==> flow/design.v <==
module trafficLightFSM (
    input               clk,
    input               reset,
    input wire [31:0]   counter,
    output reg [2:0]    light
);
    parameter RED = 2'b00;
    parameter GREEN = 2'b01;
    parameter YELLOW = 2'b10;
    reg [1:0] current_state, next_state;
    reg [31:0] timer;
    always @(posedge clk or posedge reset) begin
        if (reset) begin
            current_state <= RED;
            timer <= 32'b0;
        end else begin
            if(timer == counter) begin
                current_state <= next_state;
                timer <= 32'b0;
            end else begin
                timer <= timer + 1;
            end 
        end
    end
    always @(*) begin
        case (current_state)
            RED: begin
                next_state = GREEN;
            end
            GREEN: begin
                next_state = YELLOW;
            end
            YELLOW: begin
                next_state = RED;
            end
            default: begin
                next_state = RED;
            end
        endcase
    end
    always @(*) begin
        case (current_state)
            RED: begin
                light = 3'b001;
            end
            GREEN: begin
                light = 3'b010;
            end
            YELLOW: begin
                light = 3'b100;
            end
            default: begin
                light = 3'b001;
            end
        endcase
    end
endmodule
==> Reports on trafficLightFSM <==
What the tools print for trafficLightFSM, step after step.
Lines are those of the file above, counted from 1.
Operators: Yosys type, input widths -> output width; for muxes data width and select width s.
Cell names lack the library's common part.
{ "setup": {"design": "trafficLightFSM", "clock": "clk", "lib": "sky130hd", "corner": "tt_025C_1v80"} }

==> Word level <==
Yosys after proc, flatten, opt, wreduce and memory -nomap, before mapping. Enables and synchronous resets that opt folds into registers are not counted as muxes. Memory bits, and registers merged into a memory's read port (data or address), are not among the register bits. Print and check cells are not counted. Equal cells are merged and count once.
{ "classes": {"n_mux": 3, "n_reduce_logical": 1, "add_sub_neg": 1, "eq_ne": 3} }
{ "op_table": {"columns": ["op", "n"], "rows": [
  ["$add 32x1->32 const B", 1],
  ["$eq 32x32->1", 1],
  ["$mux 32", 1],
  ["$pmux 3 s2", 1],
  ["$pmux 2 s2", 1],
  ["$eq 2x1->1 const B", 1],
  ["$eq 2x2->1 const B", 1],
  ["$logic_not 2->1", 1]
]} }
{ "word_totals": {"input_bits": 34, "reg_bits": 34, "word_cells": 10} }

==> Depth <==
Depth = most cells in a row (Yosys ltp): at word level without a register or memory, in the mapped netlist without a sequential cell, where the memories' decode and read muxes count.
{ "depth": {"depth_word": 2, "abc_area": 0, "ltp_mapped": 7, "mapped_depth_nobuf": 6} }

==> After synthesis <==
The flow's flattened synthesis, as Yosys stat reports it; memories are mapped. The netlist is that of the ABC_AREA named above (0 if unset); the other value can give another one.
Totals and module areas in this step are rounded.
{ "by_type": {"columns": ["type", "n", "type_area_um2"], "rows": [
  ["dfrtp_1", 34, 850.816],
  ["xor2_1", 52, 455.437],
  ["nor2_1", 38, 142.637],
  ["xnor2_1", 9, 78.826],
  ["nand3_1", 14, 70.067],
  ["nand4_1", 11, 68.816],
  ["nor4_1", 9, 56.304],
  ["nand4_4", 2, 42.541],
  ["nor4_4", 2, 42.541],
  ["mux2_1", 3, 33.782],
  ["dfstp_2", 1, 26.275],
  ["buf_2", 4, 20.019],
  ["and3_1", 3, 18.768],
  ["nand2_1", 5, 18.768],
  ["ha_1", 1, 12.512],
  ["nand2_2", 2, 12.512],
  ["clkbuf_1", 3, 11.261],
  ["inv_1", 3, 11.261]
]} }
Other cell types: 9; their cells: 10.
{ "mapped": {"buf_cells": 7, "mapped_area_um2": 2000, "mapped_cells": 206, "ff_cells": 35, "seqArea_um2": 880} }

==> Worst setup path after synthesis <==
Path of least setup slack by OpenSTA after synthesis, without wires, with an ideal clock, recovery checks aside; 20% of the period is set as input and as output delay. Where synthesis merged equal registers, the netlist keeps one of their names.
{ "synth_path": {"kind": "reg2reg", "from": "reg timer[0]", "to": "reg timer[22]", "setup_slack_ns": 0.290, "t_first_pin_ns": 0.000, "stages": 7, "t_required_ns": 1.913, "t_arrival_ns": 1.623, "setup_time_ns": 0.077, "clock_period_ns": 1.99, "delay_ns": 1.700, "period_less_setup_slack_ns": 1.7} }
"delay_ns" is the arrival time less input delay plus setup time.
"stages" counts driving pins, that of a launching flip-flop among them; a cell with two outputs on the path counts twice.
"period_less_setup_slack_ns" is the clock period less the worst setup slack; recovery checks do not enter. This is arithmetic on one report: input and output delays are still those of the set period (20% each).
The rows between start and end are the longest chain of elaborated cells between them; the timing report does not say that the signal goes this way. Where chains are equally long, one stands for them.
Each line given opens the expression or statement behind the cell; cells for indexed reads and writes are added by Yosys, which also makes memories of some case tables.
A register here has more assigning lines than the two given.
{ "synth_via": {"cell_sequence": "dfrtp_1 -> ha_1 -> nand2_2 -> nor4_4 -> nand2_2 -> or3_1 -> a21oi_1", "elab_chain_cells": 2, "cone_cells": 3} }
{ "synth_lines": {"columns": ["item", "line", "text"], "rows": [
  ["start: declaration", 11, "reg [31:0] timer;"],
  ["start: assignment", 15, "timer <= 32'b0;"],
  ["start: assignment", 21, "timer <= timer + 1;"],
  ["$add 32x1->32", 21, null],
  ["$mux 32", 17, "if(timer == counter) begin"],
  ["end: assignment", 15, null],
  ["end: assignment", 21, null],
  ["end: declaration", 11, null]
]} }

==> Timing after layout <==
From the final timing report of run B: the path of least setup slack in the routed layout; clock arrival at registers is part of the times.
{ "layout_path": {"kind": "in2reg", "from": "in counter[17]", "to": "reg (name not given)", "setup_time_ns": 0.11, "clock_period_ns": 2.0, "setup_slack_ns": 0.06, "t_first_pin_ns": 0.40, "t_arrival_ns": 2.11, "stages": 6, "t_required_ns": 2.17} }
{ "layout_via": {"cell_sequence": "clkdlybuf4s50_1 -> xor2_1 -> nor4_1 -> nand4_1 -> nor2_4 -> mux2_1"} }
{ "layout_lines": {"columns": ["item", "line", "text"], "rows": [
  ["start: declaration", 4, "input wire [31:0]   counter,"]
]} }
Chain of elaborated cells between the ends: none given.

Wiki page: trafficLightFSM / flow data

Settings and measured results of 2 stored flow runs for module trafficLightFSM (sky130hd), not sorted in any way. The constraints put input and output delay at 20% of the set period each and load the outputs with 0.01 pF.
"period_less_ws_ns": clock period set for the run, less the worst setup slack. It is reckoned from that one timing run; input and output delays stay at 20% of the period that was set.
"worstPathTime_ns" means the part of the period allowed to the worst setup path (the constraints hold back 20% at inputs and 20% at outputs) less its slack; where the path has registers, the arrival times of their clocks count too.
"power.total_mw" is the tool's figure for a default switching activity; nothing was simulated.
The measured numbers are rounded.
[
  {
    "run": "run A",
    "settings": { "period_ns": 2.55, "CORE_UTILIZATION": 58, "CORE_ASPECT_RATIO": 1.8, "CELL_PAD_IN_SITES_DETAIL_PLACEMENT": 1, "TNS_END_PERCENT": 40, "ABC_AREA": 0, "GPL_TIMING_DRIVEN": 1, "GPL_ROUTABILITY_DRIVEN": 0, "CTS_CLUSTER_SIZE": 97, "CTS_CLUSTER_DIAMETER": 25, "CAP_MARGIN": 10, "CORE_MARGIN": 2, "SLEW_MARGIN": 20 },
    "outcome": "incomplete, clock tree synthesis halted on DPL-0033"
  },
  {
    "run": "run B",
    "settings": { "period_ns": 2.0, "CAP_MARGIN": 20, "CORE_MARGIN": 2, "CORE_UTILIZATION": 40, "SLEW_MARGIN": 20 },
    "results": { "period_less_ws_ns": 1.944, "worstPathTime_ns": 1.54, "path_kind": "in2reg", "final_cell_area_um2": 2700, "synthArea_um2": 2000, "power.total_mw": 1.3, "setup_ws_ns": 0.056, "die_um2": 5700 }
  }
]
