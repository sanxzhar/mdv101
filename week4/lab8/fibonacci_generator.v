==> flow/design.v <==
module fibonacci_generator(
    input rst,
    input clk,
    input enable,
    output reg [31:0] fib_out
);
    reg [31:0] fib_prev1;
    reg [31:0] fib_prev2;
    always @(posedge clk or posedge rst) begin 
        if (rst) begin
            fib_prev1 <= 32'b1;
            fib_prev2 <= 32'b0;
            fib_out <= 32'b0;
        end else if (enable) begin
            fib_out <= fib_prev1 + fib_prev2;
            fib_prev2 <= fib_prev1;
            fib_prev1 <= fib_prev1 + fib_prev2;
        end
    end
endmodule
---- Reports on fibonacci_generator ----
The steps from the RTL of fibonacci_generator to its reports follow in flow order.
Lines are those of the file above, counted from 1.
Operators carry their Yosys type and port widths (W data, S select, Z words).
Library cell names are shortened.
The mark n/a stands for no value.
design
  top module .............................. fibonacci_generator
  clock port .............................. clk
  standard-cell library ................... sky130hd
  corner .................................. tt_025C_1v80

---- After elaboration ----
Source: Yosys, flattened and elaborated, memories not mapped. Widths are those after wreduce; folded enables and synchronous resets count as part of the registers. Registers that Yosys merges into a memory's read port (data or address) are not register bits. Print and check cells do not count.
word-level totals
  input bits .............................. 3
  bits in registers ....................... 96
  output and inout port bits .............. 32
  cells after elaboration ................. 4
cells by class
  add/sub/neg operators ................... 1
operators by type and width
  cell              count
  $add A32 B32 Y32  1

---- Depth ----
Depth = most cells in a row (Yosys ltp): at word level without a register or memory, in the mapped netlist without a sequential cell, where the memories' decode and read muxes count.
depth
  depth in word-level cells ............... 1
  ABC_AREA ................................ 0
  depth in mapped cells ................... 10

---- Netlist ----
Source: synth_stat.txt of the flow (Yosys; design flattened, memories mapped). It holds for the ABC_AREA given above (unset counts as 0); a run with the other value may have another netlist.
The area totals of this step are shown rounded.
synthesis totals
  flip-flop cells ......................... 65
  chip area (Yosys) ....................... 0.00429 mm2
  buffers ................................. 46
  area of sequential cells ................ 0.00163 mm2
  cell count .............................. 412
cell types
  type      count
  dfrtp_1   64
  mux2_2    53
  ha_1      31
  buf_4     31
  a21o_1    23
  a21oi_1   31
  xnor2_1   17
  nand2_1   26
  xor2_1    10
  nor2_1    17
  nand3_1   11
  o21ai_0   9
  a31oi_1   7
  clkbuf_8  3
  inv_1     11
  clkbuf_1  10
  nand4_1   6
  nor2b_1   5
Other cell types: 31; their cells: 47.

---- Worst setup path after synthesis ----
OpenSTA on the mapped netlist: ideal clock, no wires. The path of least setup slack (recovery checks aside). Input and output delay are each 20% of the period. Register names are those of the netlist, which keeps one name where synthesis merged equal registers.
timing path after synthesis
  kind .................................... reg2reg
  start ................................... register fib_prev1[15]
  end ..................................... register fib_prev1[30]
  period .................................. 4160 ps
  data required time ...................... 4024 ps
  stages .................................. 10
  delay of the path ....................... 2561 ps
  setup slack ............................. 1599 ps
  launch time at the first pin ............ 0 ps
  setup time .............................. 136 ps
  arrival time ............................ 2425 ps
  synthesis period reached ................ 2561 ps
"delay of the path" = arrival - input delay + setup time.
"stages" counts driving pins, that of a launching flip-flop among them; a cell with two outputs on the path counts twice.
"synthesis period reached" = period - worst setup slack (recovery checks aside). The figure is calculated, with input and output delays left at 20% of the set period.
Between the ends stands the longest chain of elaborated cells between them, by number of cells; it is not shown to be the way that was timed. Of several equally long chains one is given.
Each line given opens the expression or statement behind the cell; cells for indexed reads and writes are added by Yosys, which also makes memories of some case tables.
on the way, after synthesis
  path through ............................ dfrtp_1 -> ha_1 -> a21o_1 -> a21o_1 -> a21o_1 -> a221o_1 -> a311o_1 -> o31ai_2 -> xor2_1 -> a21oi_1
  cells in the longest elaborated chain ... 1
  elaborated cells on any way between the ends .. 1
  classes of those cells .................. add/sub (1)
RTL lines, path after synthesis
  element           RTL line  text
  from (decl)       7         reg [31:0] fib_prev1;
  from (assign)     11        fib_prev1 <= 32'b1;
  from (assign)     17        fib_prev1 <= fib_prev1 + fib_prev2;
  $add A32 B32 Y32  17
  to (assign)       11
  to (assign)       17
  to (decl)         7

---- Worst path after layout ----
From the final timing report of run 1: the path of least setup slack in the routed layout; clock arrival at registers is part of the times.
The path's times are printed in steps of 10 ps; the period is the one set.
timing path post-layout
  kind .................................... reg2reg
  start ................................... register fib_prev1[15]
  end ..................................... register fib_prev1[30]
  setup slack ............................. 1960 ps
  arrival time ............................ 3060 ps
  launch time at the first pin ............ 340 ps
  stages .................................. 10
  period .................................. 4830 ps
  setup time .............................. 150 ps
  data required time ...................... 5020 ps
Between the ends stands the longest chain of elaborated cells between them, by number of cells; it is not shown to be the way that was timed. Of several equally long chains one is given.
on the way, post-layout
  path through ............................ dfrtp_1 -> ha_1 -> a21o_1 -> a21o_1 -> a21o_1 -> a221o_1 -> a311o_1 -> o31ai_2 -> xor2_1 -> a21oi_1
  cells in the longest elaborated chain ... 1
  elaborated cells on any way between the ends .. 1
  classes of those cells .................. add/sub (1)
RTL lines, path post-layout
  element           RTL line  text
  from (decl)       7         reg [31:0] fib_prev1;
  from (assign)     11        fib_prev1 <= 32'b1;
  from (assign)     17        fib_prev1 <= fib_prev1 + fib_prev2;
  $add A32 B32 Y32  17
  to (assign)       11
  to (assign)       17
  to (decl)         7

Memo
Re: implementation data of fibonacci_generator

Design fibonacci_generator on sky130hd. What follows are 2 stored runs of the flow, each under its own settings; their order means nothing. The constraints put input and output delay at 20% of the set period each and load the outputs with 0.01 pF.
"clock period reached" = clock period - worst setup slack. The figure is calculated, with input and output delays left at 20% of the set period.
"time of the worst setup path" = time allowed to the worst setup path (clock period - input delay - output delay, where it has them) - its slack; a late launch clock adds to it, a late capture clock takes from it.
"time of the worst setup path" is known to 10 ps.
The results are shown rounded.

======== run 1 ========
==> flow/run.sh <==
#!/bin/bash
# the make line also repeats the synthesis and layout settings of config.mk as NAME=value (left out here)
make -C /OpenROAD-flow-scripts/flow DESIGN_CONFIG=/design/flow/config.mk WORK_HOME=/design/flow/orfs CLKGATE_MAP_FILE= finish
==> flow/config.mk <==
export PLATFORM = sky130hd
export DESIGN_NAME = fibonacci_generator
export DESIGN_NICKNAME = fibonacci_generator
export VERILOG_FILES = /design/flow/design.v
export SDC_FILE = /design/flow/constraint.sdc
export NUM_CORES = 4
export LEC_CHECK = 0
export ABC_AREA = 0
export CAP_MARGIN = 20
export CORE_ASPECT_RATIO = 1.13
export CORE_MARGIN = 2
export CORE_UTILIZATION = 17
export CTS_CLUSTER_SIZE = 75
export GPL_TIMING_DRIVEN = 1
export PLACE_DENSITY_LB_ADDON = 0.2
export SLEW_MARGIN = 20
==> flow/constraint.sdc <==
create_clock -name core_clock -period 4.83 [get_ports {clk}]
set_input_delay 0.9660 -clock core_clock [delete_from_list [all_inputs] [get_ports {clk}]]
set_output_delay 0.9660 -clock core_clock [all_outputs]
set_load 0.01 [all_outputs]

-------- measured, run 1 --------
  mapped cell area after synthesis ........ 0.00429 mm2
  die footprint ........................... 0.0265 mm2
  standard-cell area after routing ........ 0.00498 mm2
  final utilization ....................... 20.2 %
  setup slack of the worst path ........... 1960 ps
  final setup TNS ......................... 0 ps
  clock period reached .................... 2867 ps
  time of the worst setup path ............ 2870 ps
  critical path kind ...................... reg2reg

======== run 2 ========
==> flow/run.sh <==
#!/bin/bash
# the make line also repeats the synthesis and layout settings of config.mk as NAME=value (left out here)
make -C /OpenROAD-flow-scripts/flow DESIGN_CONFIG=/design/flow/config.mk WORK_HOME=/design/flow/orfs CLKGATE_MAP_FILE= finish
==> flow/config.mk <==
export PLATFORM = sky130hd
export DESIGN_NAME = fibonacci_generator
export DESIGN_NICKNAME = fibonacci_generator
export VERILOG_FILES = /design/flow/design.v
export SDC_FILE = /design/flow/constraint.sdc
export NUM_CORES = 4
export LEC_CHECK = 0
export ABC_AREA = 0
export CAP_MARGIN = 20
export CELL_PAD_IN_SITES_DETAIL_PLACEMENT = 1
export CORE_MARGIN = 2
export CORE_UTILIZATION = 18
export CTS_CLUSTER_DIAMETER = 95
export CTS_CLUSTER_SIZE = 81
export PLACE_DENSITY = 0.43
export SLEW_MARGIN = 20
export TNS_END_PERCENT = 100
==> flow/constraint.sdc <==
create_clock -name core_clock -period 2.12 [get_ports {clk}]
set_input_delay 0.4240 -clock core_clock [delete_from_list [all_inputs] [get_ports {clk}]]
set_output_delay 0.4240 -clock core_clock [all_outputs]
set_load 0.01 [all_outputs]

-------- measured, run 2 --------
  mapped cell area after synthesis ........ 0.00429 mm2
  die footprint ........................... 0.0251 mm2
  standard-cell area after routing ........ 0.00613 mm2
  final utilization ....................... 26.2 %
  setup slack of the worst path ........... -325 ps
  final setup TNS ......................... -5280 ps
  clock period reached .................... 2445 ps
  time of the worst setup path ............ 2450 ps
  critical path kind ...................... reg2reg
